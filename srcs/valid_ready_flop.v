==> flow/design.v <==
module valid_ready_flop
     #(parameter width = 4)
     (
	input clk, 
	input  rst,
	input [width-1:0] data_up,
	input valid_up,
	output ready_up, 
	input ready_down, 
	output valid_down,
	output [width-1:0] data_down 
    );
	reg [width-1:0] data_pipe;
	reg pipe_ready;
	reg pipe_valid;
	assign ready_up = pipe_ready || !pipe_valid; 
	always @(posedge clk) begin
		if (!rst) begin
			pipe_valid <= 0;
			data_pipe <= 0;
		end
		else begin
			pipe_valid <= (ready_up) ? valid_up : pipe_valid; 
			data_pipe <= (ready_up && valid_up) ? data_up : data_pipe;
		end
	end
	wire store_data; 
	reg [width-1:0] buffered_data;
	reg buffer_valid;
	assign store_data = pipe_valid && pipe_ready && ~valid_down; 
	always @(posedge clk) begin
		if (!rst)  buffer_valid <= 1'b0;
		else buffer_valid <= buffer_valid ? ~valid_down: store_data; 
    end
	always @(posedge clk) begin
		if (!rst)  buffered_data <= 0;
	   else      buffered_data <= store_data ? data_pipe : buffered_data;
    end
	always @(posedge clk) begin
		if (!rst)  pipe_ready <= 1'b1; 
		else pipe_ready <= valid_down || ((~buffer_valid) && (~store_data)); 
	end
	assign valid_down = pipe_ready? pipe_valid : buffer_valid;
	assign data_down  = pipe_ready? data_pipe : buffered_data;
endmodule
# ---- Tool chain data of valid_ready_flop
# What the tools print for valid_ready_flop, step after step.
# Lines are those of the file above, counted from 1.
# Library cell names are shortened.
# A cell with n/a has no value.
dict set report design {
  design {valid_ready_flop}
  clock_port {clk}
  cell_library {sky130hd}
  corner {tt_025C_1v80}
}

# ---- After elaboration
# Source: Yosys, flattened and elaborated, memories not mapped. Widths are those after wreduce; folded enables and synchronous resets count as part of the registers. Registers that Yosys merges into a memory's read port (data or address) are not register bits. Print and check cells do not count. Equal cells are merged and count once.
dict set report word_totals {
  out_inout_bits 6
  regBits 11
  word_cells 18
}
dict set report op_classes {
  reduce_logical 7
  logic 3
  n_mux 3
}
# cell n
set op_table {}
lappend op_table {{1-bit logical AND} 4}
lappend op_table {{4-bit two-way mux} 1}
lappend op_table {{1-bit inverter} 3}
lappend op_table {{1-bit logical OR} 2}
lappend op_table {{1-bit two-way mux} 2}
lappend op_table {{1-bit logical NOT} 1}

# ---- Longest topological paths
# Yosys ltp: most cells in a row. Word level: on the elaborated netlist, between registers, memories and ports. Mapped: between sequential cells and ports; inverters and the memories' decode and read muxes count.
dict set report logic_depth {
  word_depth 6
  ABC_AREA 0
  mapped_depth 5
  depth_no_buf 3
}

# ---- Netlist
# The flow's flattened synthesis, as Yosys stat reports it; memories are mapped. The netlist is that of the ABC_AREA named above (0 if unset); the other value can give another one.
# The area totals of this step are shown rounded.
dict set report synth_totals {
  area_mm2 0.00045
  cells 41
  seq_area_mm2 0.00022
  flip_flops 11
}
# type n type_area_um2
set types {}
lappend types {dfxtp_1 11 220.211}
lappend types {mux2_2 5 56.304}
lappend types {o21ai_2 4 35.034}
lappend types {and2_1 4 25.024}
lappend types {nand4_1 4 25.024}
lappend types {buf_6 2 22.522}
lappend types {nand2_1 4 15.014}
lappend types {nand2b_4 1 13.763}
lappend types {and4b_2 1 11.261}
lappend types {and2_4 1 8.758}
lappend types {a21boi_0 1 7.507}
lappend types {inv_1 2 7.507}
lappend types {clkbuf_1 1 3.754}

# ---- Worst setup path after synthesis
# OpenSTA on the mapped netlist: ideal clock, no wires. The path of least setup slack (recovery checks aside). Input and output delay are each 20% of the period. Register names are those of the netlist, which keeps one name where synthesis merged equal registers.
dict set report synth_path {
  path_kind {flip-flop to output port}
  start {register pipe_ready}
  end {output port data_down[0]}
  t_first_pin_ns 0.000
  output_delay_ns 0.300
  clock_period_ns 1.5
  path_stages 3
  slack_ns 0.436
  path_buffers 1
  path_delay_ns 0.764
  arrival_ns 0.764
  period_less_setup_slack_ns 1.064
}
# "path_delay_ns" is the arrival time less input delay plus setup time.
# A path that ends at an output port has no setup time.
# "path_stages" counts driving pins, that of a launching flip-flop among them; a cell with two outputs on the path counts twice.
# "period_less_setup_slack_ns" = period - worst setup slack (recovery checks aside). The figure is calculated, with input and output delays left at 20% of the set period.
# Between the ends stands the longest chain of elaborated cells between them, by number of cells; it is not shown to be the way that was timed. Of several equally long chains one is given.
# A line is the first line of the expression or statement that the cell stems from. Yosys adds cells for indexed reads and writes and turns some case tables into memories.
dict set report synth_between {
  path_cell_list {dfxtp_1 buf_6 mux2_2}
  elab_chain_len 1
}
# element line_no
set synth_rtl {}
lappend synth_rtl {{from (decl)} 14} ;# reg pipe_ready;
lappend synth_rtl {{from (assign)} 40} ;# if (!rst) pipe_ready <= 1'b1;
lappend synth_rtl {{from (assign)} 41} ;# else pipe_ready <= valid_down || ((~buffer_valid) && (~store_data));
lappend synth_rtl {{4-bit two-way mux} 44} ;# assign data_down = pipe_ready? data_pipe : buffered_data;
lappend synth_rtl {{to (decl)} 11} ;# output [width-1:0] data_down

# ---- Timing after layout
# From the final timing report of entry A: the path of least setup slack in the routed layout; clock arrival at registers is part of the times.
dict set report layout_path {
  path_kind {flip-flop to output port}
  start {register pipe_ready}
  end {output port data_down[1]}
  output_delay_ns 0.21
  arrival_ns 1.13
  path_buffers 1
  clock_period_ns 1.04
  path_stages 3
  t_first_pin_ns 0.27
  slack_ns -0.29
}
# Between the ends stands the longest chain of elaborated cells between them, by number of cells; it is not shown to be the way that was timed. Of several equally long chains one is given.
dict set report layout_between {
  path_cell_list {dfxtp_4 mux2_4 buf_6}
  elab_chain_len 1
}
# element line_no
set layout_rtl {}
lappend layout_rtl {{from (decl)} 14} ;# reg pipe_ready;
lappend layout_rtl {{from (assign)} 40} ;# if (!rst) pipe_ready <= 1'b1;
lappend layout_rtl {{from (assign)} 41} ;# else pipe_ready <= valid_down || ((~buffer_valid) && (~store_data));
lappend layout_rtl {{4-bit two-way mux} 44} ;# assign data_down = pipe_ready? data_pipe : buffered_data;
lappend layout_rtl {{to (decl)} 11} ;# output [width-1:0] data_down

; Measured results for valid_ready_flop: 2 stored runs of the Yosys and OpenROAD flow on sky130hd. The settings differ; the order carries no meaning. The constraints put input and output delay at 20% of the set period each and load the outputs with 0.01 pF.
; "achieved_clock_period_ns" = clock period - worst setup slack. The figure is calculated, with input and output delays left at 20% of the set period.
; "worst_setup_path_time_ns" = time allowed to the worst setup path (clock period - input delay - output delay, where it has them) - its slack; a late launch clock adds to it, a late capture clock takes from it.
; "power.total_w": no workload was simulated; the value follows from the tool's default switching activity.
; Values from the reports are rounded here.

[entry A: settings]
period_ns = 1.04
SETUP_SLACK_MARGIN = 0.29
CAP_MARGIN = 20
CORE_MARGIN = 2
CORE_UTILIZATION = 40
SLEW_MARGIN = 20
[entry A: results]
fin_ws_ns = -0.29
achieved_clock_period_ns = 1.335
hold_ws_ns = 0.46
post_route_util_pct = 61
synth_chip_area_mm2 = 0.00045
setup_tns_ns = -1.6
power.total_w = 0.00084
worst_setup_path_time_ns = 1.13
worstPathKind = flip-flop to output port
die_footprint_mm2 = 0.0014

[entry B: settings]
period_ns = 1.32
CORE_UTILIZATION = 30
PLACE_DENSITY = 0.9
CORE_ASPECT_RATIO = 1.14
CORE_MARGIN = 3
CELL_PAD_IN_SITES_GLOBAL_PLACEMENT = 1
GPL_TIMING_DRIVEN = 0
CAP_MARGIN = 20
SLEW_MARGIN = 20
[entry B: results]
worst_setup_path_time_ns = 1.12
worstPathKind = flip-flop to output port
post_route_util_pct = 46
hold_ws_ns = 0.46
synth_chip_area_mm2 = 0.00045
die_footprint_mm2 = 0.002
power.total_w = 0.00065
achieved_clock_period_ns = 1.380
fin_ws_ns = -0.060
setup_tns_ns = -0.29
